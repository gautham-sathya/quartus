==> flow/design.v <==
module FIFO8x9(
  input clk, rst,
  input RdPtrClr, WrPtrClr, 
  input RdInc, WrInc,
  input [8:0] DataIn,
  output reg [8:0] DataOut,
  input rden, wren
	);
	reg [8:0] fifo_array[7:0];
	reg [7:0] wrptr, rdptr;
	wire [7:0] wr_cnt, rd_cnt;
always@(posedge clk)
begin
	if(rst)
		DataOut <= 9'b000000000;
	if(RdPtrClr)
		rdptr <= 8'b00000000;
	if(WrPtrClr)
		wrptr <= 8'b00000000;
	if(rden)begin
		DataOut <= fifo_array[rdptr];
		rdptr <= rdptr + RdInc;
		end
	else 
		DataOut <= 9'bzzzzzzzzz;
	if(wren) begin
		fifo_array[wrptr]<=DataIn;
		wrptr <= wrptr + WrInc; 		
		 end
end
endmodule
Tool chain data of FIFO8x9
The steps from the RTL of FIFO8x9 to its reports follow in flow order.
Lines are those of the file above, counted from 1.
Not given: n/a
- top: FIFO8x9
- clock: clk
- standard-cell library: sky130hd
- timing corner: tt_025C_1v80

After elaboration
Source: Yosys, flattened and elaborated, memories not mapped. Widths are those after wreduce. Print and check cells do not count. Equal cells are merged and count once.
Yosys's memory passes give these memory sizes; they may raise the number of words (mostly to a power of two), join words into wider ones and drop unused or constant bits.
- memories at 1
- noted elaborated cells: 17
- input port bits at 17
- output and inout port bits: 9
- latch bits at 0
- ROM bits: 0
- word width x clocked read ports at 9
- noted bits in writable memories: 72
- noted flip-flop bits (word level): 25
- bitwise logic cells at 0
- equal/unequal tests: 0
- $add $sub $neg: 2
- order comparisons: 0
- shift operators at 0
- divide/modulo/power cells: 0
- multiply operators: 0
- noted reductions and logical operators: 2
- noted muxes and demuxes: 9
- memories (name ; depth ; width ; rd ports ; wr ports ; RTL line ; RTL):
    fifo_array ; 8 ; 9 ; 1 ; 1 ; 9 ; reg [8:0] fifo_array[7:0];
- operators with widths (operator ; count):
    two-way mux 8 bit ; 4
    two-way mux 9 bit ; 2
    adder 8 x 1 -> 8 bit ; 2
    two-way mux 3 bit ; 2
    nonzero test 2 bit ; 2
    two-way mux 1 bit ; 1

Logic depth
Depth = most cells in a row (Yosys ltp): at word level without a register or memory, in the mapped netlist without a sequential cell, where the memories' decode and read muxes count.
- depth in word-level cells: 3
- noted ABC_AREA: 0
- mapped depth at 4
- gate-level depth less buffers at 4

Mapped cells and area
Yosys stat after the flow's synthesis: flattened, memories mapped to cells. It holds for the ABC_AREA given above (unset counts as 0); a run with the other value may have another netlist.
The area totals of this step are shown rounded.
- noted synthesis area: 0.0034 mm2
- noted mapped cells: 153
- buffer cells at 5
- noted flip-flops: 90
- cell types (cell ; count ; total area (um2)):
    sky130_fd_sc_hd__edfxtp_1 ; 78 ; 2.34E+03
    sky130_fd_sc_hd__mux4_1 ; 18 ; 472.954
    sky130_fd_sc_hd__dfxtp_1 ; 12 ; 240.23
    sky130_fd_sc_hd__mux2_2 ; 9 ; 101.347
    sky130_fd_sc_hd__ha_1 ; 4 ; 50.048
    sky130_fd_sc_hd__and2_1 ; 6 ; 37.536
    sky130_fd_sc_hd__nor2_1 ; 7 ; 26.275
    sky130_fd_sc_hd__buf_12 ; 1 ; 20.019
    sky130_fd_sc_hd__nand2b_1 ; 3 ; 18.768
    sky130_fd_sc_hd__xor2_1 ; 2 ; 17.517
    sky130_fd_sc_hd__a21o_1 ; 2 ; 15.014
    sky130_fd_sc_hd__buf_6 ; 1 ; 11.261
    sky130_fd_sc_hd__nor3_1 ; 2 ; 10.01
    sky130_fd_sc_hd__a22o_1 ; 1 ; 8.758
    sky130_fd_sc_hd__nand2_1 ; 2 ; 7.507
    sky130_fd_sc_hd__or2_2 ; 1 ; 6.256
    sky130_fd_sc_hd__buf_2 ; 1 ; 5.005
    sky130_fd_sc_hd__buf_1 ; 1 ; 3.754
Other cell types: 2; their cells: 2.

Worst setup path after synthesis
Path of least setup slack by OpenSTA after synthesis, without wires, with an ideal clock, recovery checks aside; 20% of the period is set as input and as output delay. Where synthesis merged equal registers, the netlist keeps one of their names.
- path kind: input-to-reg
- start: in wren
- end: mem fifo_array[0][0]
- setup slack: 999 ps
- path delay at 1146 ps
- noted data arrival time: 1295 ps
- noted required time: 2293 ps
- launch time at the first pin at 536 ps
- driving pins on the path: 2
- setup time: 387 ps
- external input delay at 536 ps
- noted clock period: 2680 ps
- buffers on the path at 0
- synthesis period reached at 1681 ps
"path delay" is the arrival time less input delay plus setup time.
"driving pins on the path": output pins that drive a net of the path, with the launching flip-flop's if there is one; two outputs of one cell count as two.
"synthesis period reached" = period - worst setup slack (recovery checks aside). The figure is calculated, with input and output delays left at 20% of the set period.
Between the ends stands the longest chain of elaborated cells between them, by number of cells; it is not shown to be the way that was timed. Of several equally long chains one is given.
Each line given opens the expression or statement behind the cell; cells for indexed reads and writes are added by Yosys, which also makes memories of some case tables.
Only ways into the end's enable, where the timed path ends, are counted here.
- cells stage by stage: sky130_fd_sc_hd__nand2b_1 > sky130_fd_sc_hd__nor3_1
- noted cells in the longest elaborated chain: 1
- noted elaborated cells on any way between the ends: 2
- RTL lines with such cells at 1
- ends and longest elaborated chain, after synthesis (item ; RTL line ; RTL):
    start, declared ; 7 ; input rden, wren
    two-way mux 3 bit ; 26 ; if(wren) begin
    end, declared ; 9 ; reg [8:0] fifo_array[7:0];

Path in the finished layout
From the final timing report of flow run A: the path of least setup slack in the routed layout; clock arrival at registers is part of the times.
The report prints the path's times to 10 ps; the period is as set.
- path kind: reg-to-reg
- start: reg (name not given)
- end: reg DataOut[1]
- launch time at the first pin at 340 ps
- setup time: 110 ps
- noted data arrival time: 1720 ps
- noted required time: 1660 ps
- noted clock period: 1430 ps
- buffers on the path at 1
- driving pins on the path: 4
- setup slack: -60 ps
A register here has more assigning lines than the two given.
- cells stage by stage: sky130_fd_sc_hd__dfxtp_4 > sky130_fd_sc_hd__clkbuf_16 > sky130_fd_sc_hd__mux4_2 > sky130_fd_sc_hd__mux2_2
- ends and longest elaborated chain, after layout (item ; RTL line ; RTL):
    end, assigned ; 15 ; DataOut <= 9'b000000000;
    end, assigned ; 21 ; DataOut <= fifo_array[rdptr];
    end, declared ; 6 ; output reg [8:0] DataOut,
Chain of elaborated cells between the ends: none given.

Ticket comment

Below are 2 stored runs of the flow (Yosys, OpenROAD; platform sky130hd) on FIFO8x9, each with its settings and what was measured, unordered. Constraints: input delay and output delay 20% of the set period each, output load 0.01 pF.
"period reached" = clock period - worst setup slack. The figure is calculated, with input and output delays left at 20% of the set period.
"time used up by the worst setup path": the worst setup path's part of the clock period (all of it between registers, 20% less for each end at a port) less its slack. A launch clock that arrives late makes it longer, a capture clock that arrives late makes it shorter.
"total power after layout" is the tool's figure for a default switching activity; nothing was simulated.
"time used up by the worst setup path" is given in steps of 10 ps.
The measured numbers are rounded.

Flow run A

==> flow/run.sh <==
#!/bin/bash
# the make line also repeats the synthesis and layout settings of config.mk as NAME=value (left out here)
make -C /OpenROAD-flow-scripts/flow DESIGN_CONFIG=/design/flow/config.mk WORK_HOME=/design/flow/orfs CLKGATE_MAP_FILE= finish
==> flow/config.mk <==
export PLATFORM = sky130hd
export DESIGN_NAME = FIFO8x9
export DESIGN_NICKNAME = FIFO8x9
export VERILOG_FILES = /design/flow/design.v
export SDC_FILE = /design/flow/constraint.sdc
export NUM_CORES = 4
export LEC_CHECK = 0
export CAP_MARGIN = 20
export CORE_MARGIN = 2
export CORE_UTILIZATION = 18
export CTS_CLUSTER_DIAMETER = 79
export CTS_CLUSTER_SIZE = 93
export GPL_TIMING_DRIVEN = 1
export MAX_ROUTING_LAYER = met4
export PLACE_DENSITY_LB_ADDON = 0.05
export SLEW_MARGIN = 20
export TNS_END_PERCENT = 25
==> flow/constraint.sdc <==
create_clock -name core_clock -period 1.43 [get_ports {clk}]
set_input_delay 0.2860 -clock core_clock [delete_from_list [all_inputs] [get_ports {clk}]]
set_output_delay 0.2860 -clock core_clock [all_outputs]
set_load 0.01 [all_outputs]

Measured in flow run A:
- noted the utilization: 24%
- total power after layout at 0.0062 W
- setup slack of the critical path at -55 ps
- time used up by the worst setup path at 1490 ps
- worst setup path type: reg-to-reg
- worst-case hold slack at 500 ps
- full die area at 0.02 mm2
- chip area after synthesis (Yosys): 0.0034 mm2
- noted the standard-cell area of the final layout: 0.0044 mm2
- noted the setup total negative slack: -380 ps
- period reached: 1485 ps

Flow run B

==> flow/run.sh <==
#!/bin/bash
# the make line also repeats the synthesis and layout settings of config.mk as NAME=value (left out here)
make -C /OpenROAD-flow-scripts/flow DESIGN_CONFIG=/design/flow/config.mk WORK_HOME=/design/flow/orfs CLKGATE_MAP_FILE= finish
==> flow/config.mk <==
export PLATFORM = sky130hd
export DESIGN_NAME = FIFO8x9
export DESIGN_NICKNAME = FIFO8x9
export VERILOG_FILES = /design/flow/design.v
export SDC_FILE = /design/flow/constraint.sdc
export NUM_CORES = 4
export LEC_CHECK = 0
export CAP_MARGIN = 20
export CORE_MARGIN = 2
export CORE_UTILIZATION = 40
export SLEW_MARGIN = 20
==> flow/constraint.sdc <==
create_clock -name core_clock -period 0.987 [get_ports {clk}]
set_input_delay 0.1974 -clock core_clock [delete_from_list [all_inputs] [get_ports {clk}]]
set_output_delay 0.1974 -clock core_clock [all_outputs]
set_load 0.01 [all_outputs]

Measured in flow run B:
- noted the setup total negative slack: -31000 ps
- setup slack of the critical path at -480 ps
- noted the utilization: 55%
- period reached: 1465 ps
- chip area after synthesis (Yosys): 0.0034 mm2
- noted the standard-cell area of the final layout: 0.0045 mm2
- worst-case hold slack at 560 ps
- full die area at 0.0093 mm2
- total power after layout at 0.0082 W
- time used up by the worst setup path at 1470 ps
- worst setup path type: reg-to-reg
